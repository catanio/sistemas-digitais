==> flow/design.v <==
module toplevel;
  wire luz;
  wire sgn;
  wire [25:0] cnt;
  count C(CLOCK_50, sgn, cnt);
  count_check CC(cnt,sgn);
  led_reg LR(sgn, LEDG);
endmodule
module count (input clock, input sign, output [25:0] count);
  reg [25:0] reg_count = 0;
  assign count = reg_count;
  always @(posedge clock) begin
    if (sign == 1) begin
      reg_count <= 0;
    end else begin
      reg_count <= reg_count + 1;
    end
    end
endmodule
module count_check (input [25:0] count, output sign);
  reg sign_reg = 0;
  assign sign = sign_reg;
  always @(count) begin
    case (count)
      26'd50000000: sign_reg <=1;
      default : sign_reg <=0;
    endcase
  end
endmodule
module led_reg (input onoff, output sign);
  reg luz_reg = 0;
  assign sign = luz_reg;
  always @(posedge onoff) luz_reg <= ~luz_reg;
endmodule
Tool chain data of count
What the tools print for count, step after step.
Lines are those of the file above, counted from 1.
Library cell names are shortened.
{"block": "inputs", "top_module": "count", "clock_port": "clock", "lib": "sky130hd", "lib_corner": "tt_025C_1v80"}

Elaborated design
Yosys after proc, flatten, opt, wreduce and memory -nomap, before mapping. Enables and synchronous resets that opt folds into registers are not counted as muxes. Memory bits, and registers merged into a memory's read port (data or address), are not among the register bits. Print and check cells are not counted. Equal cells are merged and count once.
{"block": "op_classes", "n_addsub": 1}
{"block": "op_table", "op": "26-bit by 1-bit adder with 26-bit output with constant B", "n": 1}
{"block": "bits", "out_inout_bits": 26, "reg_bits": 26, "input_bits": 2, "wordCells": 2}

Longest topological paths
Depth = most cells in a row (Yosys ltp): at word level without a register or memory, in the mapped netlist without a sequential cell, where the memories' decode and read muxes count.
{"block": "depth", "ltp_word": 1, "ABC_AREA": 0, "mapped_depth": 6, "depth_no_buf": 5}

Netlist
Yosys stat after the flow's synthesis: flattened, memories mapped to cells. It holds for the ABC_AREA given above (unset counts as 0); a run with the other value may have another netlist.
Totals and module areas in this step are rounded.
{"block": "types", "cell_type": "dfxtp_1", "n": 26, "area_total_um2": 520.499}
{"block": "types", "cell_type": "xnor2_1", "n": 7, "area_total_um2": 61.309}
{"block": "types", "cell_type": "nor2_1", "n": 16, "area_total_um2": 60.058}
{"block": "types", "cell_type": "xor2_1", "n": 6, "area_total_um2": 52.55}
{"block": "types", "cell_type": "nand3_1", "n": 9, "area_total_um2": 45.043}
{"block": "types", "cell_type": "o31ai_1", "n": 6, "area_total_um2": 45.043}
{"block": "types", "cell_type": "or4_1", "n": 6, "area_total_um2": 45.043}
{"block": "types", "cell_type": "a21oi_1", "n": 8, "area_total_um2": 40.038}
{"block": "types", "cell_type": "nor4_1", "n": 5, "area_total_um2": 31.28}
{"block": "types", "cell_type": "or3_1", "n": 5, "area_total_um2": 31.28}
{"block": "types", "cell_type": "nand2_1", "n": 7, "area_total_um2": 26.275}
{"block": "types", "cell_type": "nand4_1", "n": 4, "area_total_um2": 25.024}
{"block": "types", "cell_type": "mux2_2", "n": 2, "area_total_um2": 22.522}
{"block": "types", "cell_type": "nand4_4", "n": 1, "area_total_um2": 21.27}
{"block": "types", "cell_type": "nor3_1", "n": 4, "area_total_um2": 20.019}
{"block": "types", "cell_type": "nor2b_1", "n": 3, "area_total_um2": 18.768}
{"block": "types", "cell_type": "ha_1", "n": 1, "area_total_um2": 12.512}
{"block": "types", "cell_type": "nand4_2", "n": 1, "area_total_um2": 12.512}
Not listed: further types 13, cells in them 20.
{"block": "synth_totals", "sequential_area_um2": 520, "buf_cells": 7, "cells": 137, "ff_cells": 26, "synth_area_um2": 1200}

Worst setup path after synthesis
OpenSTA on the mapped netlist: ideal clock, no wires. The path of least setup slack (recovery checks aside). Input and output delay are each 20% of the period. Register names are those of the netlist, which keeps one name where synthesis merged equal registers.
{"block": "synth_timing", "path_kind": "reg2reg", "from": "register reg_count[0]", "to": "register reg_count[20]", "setup_ps": 71, "driving_pins": 7, "n_path_buf": 1, "t_required_ps": 2309, "delay_ps": 1932, "slack_ps": 448, "arrival_ps": 1861, "t_first_pin_ps": 0, "tclk_ps": 2380, "period_less_setup_slack_ps": 1932}
"delay_ps" is the arrival time less input delay plus setup time.
"driving_pins" counts driving pins, that of a launching flip-flop among them; a cell with two outputs on the path counts twice.
"period_less_setup_slack_ps" = period - worst setup slack (recovery checks aside). The figure is calculated, with input and output delays left at 20% of the set period.
The rows between start and end are the longest chain of elaborated cells between them; the timing report does not say that the signal goes this way. Where chains are equally long, one stands for them.
A line is the first line of the expression or statement that the cell stems from. Yosys adds cells for indexed reads and writes and turns some case tables into memories.
{"block": "synth_via", "cell_sequence": "dfxtp_1 > ha_1 > nand3_1 > or3_1 > clkbuf_2 > or4_1 > a21oi_1", "elab_chain_cells": 1, "cone_cells": 1, "cone_lines": 1, "classes_between": "1 x add/sub"}
{"block": "synth_rtl", "element": "start: declaration", "line_no": 10, "source": "reg [25:0] reg_count = 0;"}
{"block": "synth_rtl", "element": "start: assignment", "line_no": 14, "source": "reg_count <= 0;"}
{"block": "synth_rtl", "element": "start: assignment", "line_no": 16, "source": "reg_count <= reg_count + 1;"}
{"block": "synth_rtl", "element": "26-bit by 1-bit adder with 26-bit output", "line_no": 16}
{"block": "synth_rtl", "element": "end: assignment", "line_no": 14}
{"block": "synth_rtl", "element": "end: assignment", "line_no": 16}
{"block": "synth_rtl", "element": "end: declaration", "line_no": 10}

Path in the finished layout
Path of least setup slack in the final report of run 1 (OpenROAD, finished layout, wires in). Where an end is a register, its clock arrival counts in the times.
The report prints the path's times to 10 ps; the period is as set.
{"block": "layout_timing", "path_kind": "reg2reg", "from": "register reg_count[1]", "to": "register reg_count[20]", "n_path_buf": 0, "t_first_pin_ps": 280, "t_required_ps": 1890, "tclk_ps": 1690, "slack_ps": -10, "setup_ps": 70, "driving_pins": 6, "arrival_ps": 1900}
The rows between start and end are the longest chain of elaborated cells between them; the timing report does not say that the signal goes this way. Where chains are equally long, one stands for them.
{"block": "layout_via", "cell_sequence": "dfxtp_4 > ha_4 > nand3_4 > or3_4 > or4_4 > a21oi_2", "elab_chain_cells": 1, "cone_cells": 1, "cone_lines": 1, "classes_between": "1 x add/sub"}
{"block": "layout_rtl", "element": "start: declaration", "line_no": 10, "source": "reg [25:0] reg_count = 0;"}
{"block": "layout_rtl", "element": "start: assignment", "line_no": 14, "source": "reg_count <= 0;"}
{"block": "layout_rtl", "element": "start: assignment", "line_no": 16, "source": "reg_count <= reg_count + 1;"}
{"block": "layout_rtl", "element": "26-bit by 1-bit adder with 26-bit output", "line_no": 16}
{"block": "layout_rtl", "element": "end: assignment", "line_no": 14}
{"block": "layout_rtl", "element": "end: assignment", "line_no": 16}
{"block": "layout_rtl", "element": "end: declaration", "line_no": 10}

## Implementation results

2 stored runs of count in the flow (synthesis by Yosys, layout by OpenROAD, sky130hd cells), in arbitrary order. Constraints: input delay and output delay 20% of the set period each, output load 0.01 pF.
"achievedPeriod_ps": clock period set for the run, less the worst setup slack. It is reckoned from that one timing run; input and output delays stay at 20% of the period that was set.
"worstPathTime_ps": the worst setup path's part of the clock period (all of it between registers, 20% less for each end at a port) less its slack. A launch clock that arrives late makes it longer, a capture clock that arrives late makes it shorter.
"total_power_w" rests on the timing tool's default activity at the inputs, not on a simulated workload.
"worstPathTime_ps" is given in steps of 10 ps.
The results are shown rounded.

{"run": "run 1", "settings": { "period_ns": 1.69, "CORE_UTILIZATION": 27, "SETUP_SLACK_MARGIN": 0.09, "PLACE_DENSITY_LB_ADDON": 0.1, "CORE_MARGIN": 10, "CELL_PAD_IN_SITES_DETAIL_PLACEMENT": 1, "GPL_TIMING_DRIVEN": 1, "GPL_ROUTABILITY_DRIVEN": 1, "CAP_MARGIN": 0, "SLEW_MARGIN": 10, "MAX_ROUTING_LAYER": "met5" }, "results": { "synthArea_um2": 1200, "die_area_um2": 7600, "final_stdcell_area_um2": 2100, "post_route_util_pct": 48, "worst_setup_slack_ps": -6, "timing.setup.tns_ps": -6, "final_hold_ws_ps": 500, "total_power_w": 0.0011, "achievedPeriod_ps": 1696, "worstPathTime_ps": 1700, "worst_path_kind": "reg2reg" }}
{"run": "run 2", "settings": { "period_ns": 2.83, "CORE_UTILIZATION": 22, "PLACE_DENSITY_LB_ADDON": 0.28, "CORE_MARGIN": 4, "CELL_PAD_IN_SITES_DETAIL_PLACEMENT": 1, "MAX_ROUTING_LAYER": "met5", "CAP_MARGIN": 20, "SLEW_MARGIN": 20 }, "results": { "synthArea_um2": 1200, "die_area_um2": 6800, "final_stdcell_area_um2": 1600, "post_route_util_pct": 31, "worst_setup_slack_ps": 780, "timing.setup.tns_ps": 0, "final_hold_ws_ps": 500, "total_power_w": 0.00064, "achievedPeriod_ps": 2053, "worstPathTime_ps": 2050, "worst_path_kind": "reg2reg" }}
